==> flow/design.v <==
`timescale 1ns / 1ps
module button_control(
input clk,
input reset,
input button,
output reg valid_press
    );
 reg [7:0]counter;
 always@(posedge clk)begin
    if(reset)
    counter<=1'b0;
    else if(button & counter<11)
        counter<=counter+1'b1;
    else if(!button)
        counter<=1'b0;    
 end
 always@(posedge clk)begin
    if(reset)
        valid_press<=1'b0;
    else begin
        if(counter == 10)
            valid_press<=1'b1;
        else
            valid_press<=1'b0;
      end        
 end
endmodule
`timescale 1ns / 1ps
module make_voting_machine(
input clk,
input reset,
input mode,
input button1,
input button2,
input button3,
input button4,
output [7:0]led
    );
wire valid_vote1;
wire valid_vote2;
wire valid_vote3;
wire valid_vote4;
wire any_valid_vote;
wire [7:0]recev_can1;
wire [7:0]recev_can2;
wire [7:0]recev_can3;
wire [7:0]recev_can4;  
 assign any_valid_vote =  valid_vote1|valid_vote2|valid_vote3|valid_vote4;
button_control b1(clk,reset,button1,valid_vote1);
button_control b2(clk,reset,button2,valid_vote2);
button_control b3(clk,reset,button3,valid_vote3);
button_control b4(clk,reset,button4,valid_vote4);
mode_checck c1(clk,reset,mode,
 any_valid_vote,
 valid_vote1,
 valid_vote2,valid_vote3,valid_vote4,
 recev_can1,recev_can2,recev_can3,recev_can4,led);
vote_count v1(clk,reset,mode,valid_vote1,
                valid_vote2,valid_vote3,
                valid_vote4,recev_can1,
                recev_can2,recev_can3,
                recev_can4);
endmodule
`timescale 1ns / 1ps
module mode_checck(
input clk,
input reset,
input mode,
input any_valid_vote,
input candidate1,
input candidate2,
input candidate3,
input candidate4,
input  [7:0]recev_can1,
input [7:0]recev_can2,
input [7:0]recev_can3,
input [7:0]recev_can4,
output reg [7:0]led    );
reg [7:0]counter;
always@(posedge clk)begin
    if(reset)
        counter<=1'b0;
    else begin
     if(any_valid_vote)
        counter<=counter+1'b1;
    else if(counter!=0 & counter<10)
        counter<=counter+1'b1;
    else
        counter<=1'b0;
  end
  end
  always@(posedge clk)begin
  if(reset)begin
    led<=8'h0;
    end
  else begin
     if(mode==0 & counter >0)
        led<=8'hff;
     else if(mode==0)
        led<=8'h00;   
     else if(mode==1)begin
        if(candidate1)
            led<= recev_can1;
        else if(candidate2)
            led<= recev_can2; 
        else if(candidate3)
            led<= recev_can3; 
        else if(candidate4)
            led<= recev_can4;
            end             
            end
     end     
endmodule
`timescale 1ns / 1ps
module vote_count(
input clk,
input reset,
input mode,
input can1,
input can2,
input can3,
input can4,
output reg [7:0]can_recev_1,
output reg [7:0]can_recev_2,
output reg [7:0]can_recev_3,
output reg [7:0]can_recev_4
 );
 always@(posedge clk)begin
    if(reset)begin
        can_recev_1<=0;
        can_recev_2<=0;
        can_recev_3<=0;
        can_recev_4<=0;
        end
    else begin
        if(mode==0&can1)
            can_recev_1<=can_recev_1+1'b1;
        else if(mode==0&can2)  
            can_recev_2<=can_recev_2+1'b1;  
        else if(mode==0&can3)  
            can_recev_3<=can_recev_3+1'b1;
        else if(mode==0&can4)  
            can_recev_4<=can_recev_4+1'b1; 
            end
         end       
endmodule
==> Tool chain data of make_voting_machine <==
What the tools print for make_voting_machine, step after step.
Lines are those of the file above, counted from 1.
Library cell names are shortened.
{ "design": {"top_module": "make_voting_machine", "clk_port": "clk", "lib": "sky130hd", "lib_corner": "tt_025C_1v80"} }

==> Elaborated design <==
Source: Yosys, flattened and elaborated, memories not mapped. Widths are those after wreduce. Registers that Yosys merges into a memory's read port (data or address) are not register bits. Print and check cells do not count. Equal cells are merged and count once.
{ "classes": {"addsub": 9, "compare": 6, "equal": 9, "mux": 20, "bitwise": 17, "n_reduce_logical": 4} }
{ "op_table": {"columns": ["op", "count"], "rows": [
  ["2-to-1 mux 8 bit", 16],
  ["adder 8 x 1 -> 8 bit with constant B", 9],
  ["< comparator 8 x 4 -> 1 bit with constant B", 5],
  ["equality test 8 x 4 -> 1 bit with constant B", 4],
  ["bitwise AND 1 bit", 10],
  ["inequality test 2 x 1 -> 1 bit with constant B", 4],
  ["> comparator 8 x 1 -> 1 bit with constant B", 1],
  ["nonzero test 8 bit", 1],
  ["inequality test 6 x 1 -> 1 bit with constant B", 1],
  ["inverter 1 bit", 4],
  ["AND reduction 4 bit", 1],
  ["2-to-1 mux 1 bit", 4],
  ["bitwise OR 1 bit", 3],
  ["AND reduction 3 bit", 1],
  ["AND reduction 2 bit", 1]
]} }
{ "bits": {"register_bits": 84, "inputBits": 7, "out_inout_bits": 8} }

==> Longest topological paths <==
Longest topological path by Yosys (ltp), each cell counted once; first at word level (registers and memories cut), then after technology mapping (sequential cells cut; the memories' decode and read muxes count).
{ "depth": {"ltp_word": 6, "abc_area": 0, "depth_mapped": 6, "depth_no_buf": 5} }

==> Synthesis result <==
The flow's flattened synthesis, as Yosys stat reports it; memories are mapped. The netlist is that of the ABC_AREA named above (0 if unset); the other value can give another one.
The area totals of this step are shown rounded.
{ "mapped": {"cells": 417, "mapped_area_um2": 3850, "seqArea_um2": 1680, "ffs": 84, "n_buf": 19} }
{ "by_type": {"columns": ["cell_type", "count"], "rows": [
  ["dfxtp_1", 84],
  ["ha_1", 14],
  ["a21oi_1", 30],
  ["or4_1", 20],
  ["nand3_1", 22],
  ["o31ai_1", 14],
  ["and2_1", 16],
  ["mux2i_1", 10],
  ["nand2_1", 25],
  ["o221a_2", 8],
  ["inv_1", 20],
  ["nor4_1", 12],
  ["o21ai_0", 15],
  ["o221ai_1", 8],
  ["nor2_1", 18],
  ["or3_1", 10],
  ["mux2_2", 5],
  ["nor2b_1", 9]
]} }
Other cell types: 26; their cells: 77.
The figures by module come from a second, unflattened synthesis with its own total; it is not the netlist above.
{ "unflattened": {"hier_cells": 421, "hier_area_um2": 3920} }
Each row is one instance without its submodules.
{ "by_module": {"columns": ["mod", "n_inst", "n_cells", "area_um2", "seq_area_um2"], "rows": [
  ["vote_count", 1, 171, 1510, 641],
  ["button_control", 4, 35, 358, 180],
  ["mode_checck", 1, 109, 973, 320],
  ["make_voting_machine", 1, 1, 7.5, 0.0]
]} }

==> Path before layout <==
Path of least setup slack by OpenSTA after synthesis, without wires, with an ideal clock, recovery checks aside; 20% of the period is set as input and as output delay. Where synthesis merged equal registers, the netlist keeps one of their names.
{ "synth_path": {"kind": "input -> register", "from": "in mode", "to": "reg v1.can_recev_3[4]", "tclk_ns": 2.54, "setup_time_ns": 0.070, "t_arrival_ns": 1.889, "required_ns": 2.470, "slack_ns": 0.581, "delay_ns": 1.451, "driving_pins": 5, "path_buffers": 2, "period_less_setup_slack_ns": 1.959} }
"delay_ns" is the arrival time less input delay plus setup time.
"driving_pins" counts driving pins, that of a launching flip-flop among them; a cell with two outputs on the path counts twice.
"period_less_setup_slack_ns" is the clock period less the worst setup slack; recovery checks do not enter. This is arithmetic on one report: input and output delays are still those of the set period (20% each).
The rows between start and end are the longest chain of elaborated cells between them; the timing report does not say that the signal goes this way. Where chains are equally long, one stands for them.
A line is the first line of the expression or statement that the cell stems from. Yosys adds cells for indexed reads and writes and turns some case tables into memories.
{ "synth_between": {"cell_sequence": "clkbuf_1 -> or4b_4 -> buf_6 -> or4_1 -> a21oi_1", "elab_chain_cells": 4} }
{ "synth_rtl": {"columns": ["item", "line_no", "rtl"], "rows": [
  ["start: declaration", 32, "input mode,"],
  ["inverter 1 bit", 138, "else if(mode==0&can2)"],
  ["bitwise AND 1 bit", 138, null],
  ["inverter 1 bit", null, null],
  ["AND reduction 3 bit", null, null],
  ["end: assignment", 132, "can_recev_3<=0;"],
  ["end: assignment", 141, "can_recev_3<=can_recev_3+1'b1;"],
  ["end: declaration", 125, "output reg [7:0]can_recev_3,"]
]} }

==> Timing after layout <==
Path of least setup slack in the final report of flow run A (OpenROAD, finished layout, wires in). Where an end is a register, its clock arrival counts in the times.
{ "layout_path": {"kind": "input -> register", "from": "in mode", "to": "reg c1.led[5]", "tclk_ns": 3.31, "setup_time_ns": 0.10, "t_arrival_ns": 2.27, "required_ns": 3.55, "slack_ns": 1.28, "driving_pins": 5, "path_buffers": 3} }
The rows between start and end are the longest chain of elaborated cells between them; the timing report does not say that the signal goes this way. Where chains are equally long, one stands for them.
At most two assigning lines are given for a register; there are more.
{ "layout_between": {"cell_sequence": "clkbuf_1 -> clkbuf_1 -> buf_2 -> nand2_1 -> o221a_2", "elab_chain_cells": 3} }
{ "layout_rtl": {"columns": ["item", "line_no", "rtl"], "rows": [
  ["start: declaration", 32, "input mode,"],
  ["inverter 1 bit", 97, "if(mode==0 & counter >0)"],
  ["bitwise AND 1 bit", 97, null],
  ["2-to-1 mux 8 bit", 97, null],
  ["end: assignment", 103, "led<= recev_can1;"],
  ["end: assignment", 105, "led<= recev_can2;"],
  ["end: declaration", 78, "output reg [7:0]led    );"]
]} }

FLOW RESULTS
============

Flow measurements of make_voting_machine on sky130hd: 2 stored runs with different settings, listed in no order. Input and output delays are each 20% of the period that was set; the output load is 0.01 pF.
"achieved period" means the clock period less the worst setup slack. The figure is calculated, with input and output delays left at 20% of the set period.
"worst path time" is the time allowed to the run's worst setup path (the clock period less input and output delay, where it has them) less its slack. Clock arrival times count: a late capture clock shortens it, a late launch clock lengthens it.
"power consumption" is the tool's figure for a default switching activity; nothing was simulated.
The results are shown rounded.

==> flow run A: settings <==
{ "period_ns": 3.31, "CORE_UTILIZATION": 59, "PLACE_DENSITY_LB_ADDON": 0.12, "TNS_END_PERCENT": 5, "GPL_TIMING_DRIVEN": 0, "CAP_MARGIN": 15, "SLEW_MARGIN": 20, "MIN_ROUTING_LAYER": "met1", "CORE_MARGIN": 2 }
==> flow run A: results <==
worst hold slack after layout: 0.478 ns
final design utilization: 67.2 %
worst slack on setup checks: 1.28 ns
area inside the die boundary: 7190 µm²
area of the standard cells in the finished layout: 4240 µm²
post-synthesis cell area: 3850 µm²
power consumption: 1.75 mW
post-route setup TNS: 0.000 ns
achieved period: 2.028 ns
worst path time: 1.37 ns
critical path kind: input -> register

==> flow run B: settings <==
{ "period_ns": 2.28, "CORE_UTILIZATION": 65, "CAP_MARGIN": 20, "CORE_MARGIN": 2, "SLEW_MARGIN": 20 }
==> flow run B: results <==
post-synthesis cell area: 3850 µm²
area inside the die boundary: 6560 µm²
worst hold slack after layout: 0.480 ns
power consumption: 2.63 mW
worst path time: 1.48 ns
critical path kind: input -> register
final design utilization: 73.9 %
post-route setup TNS: 0.000 ns
achieved period: 1.933 ns
worst slack on setup checks: 0.347 ns
area of the standard cells in the finished layout: 4300 µm²
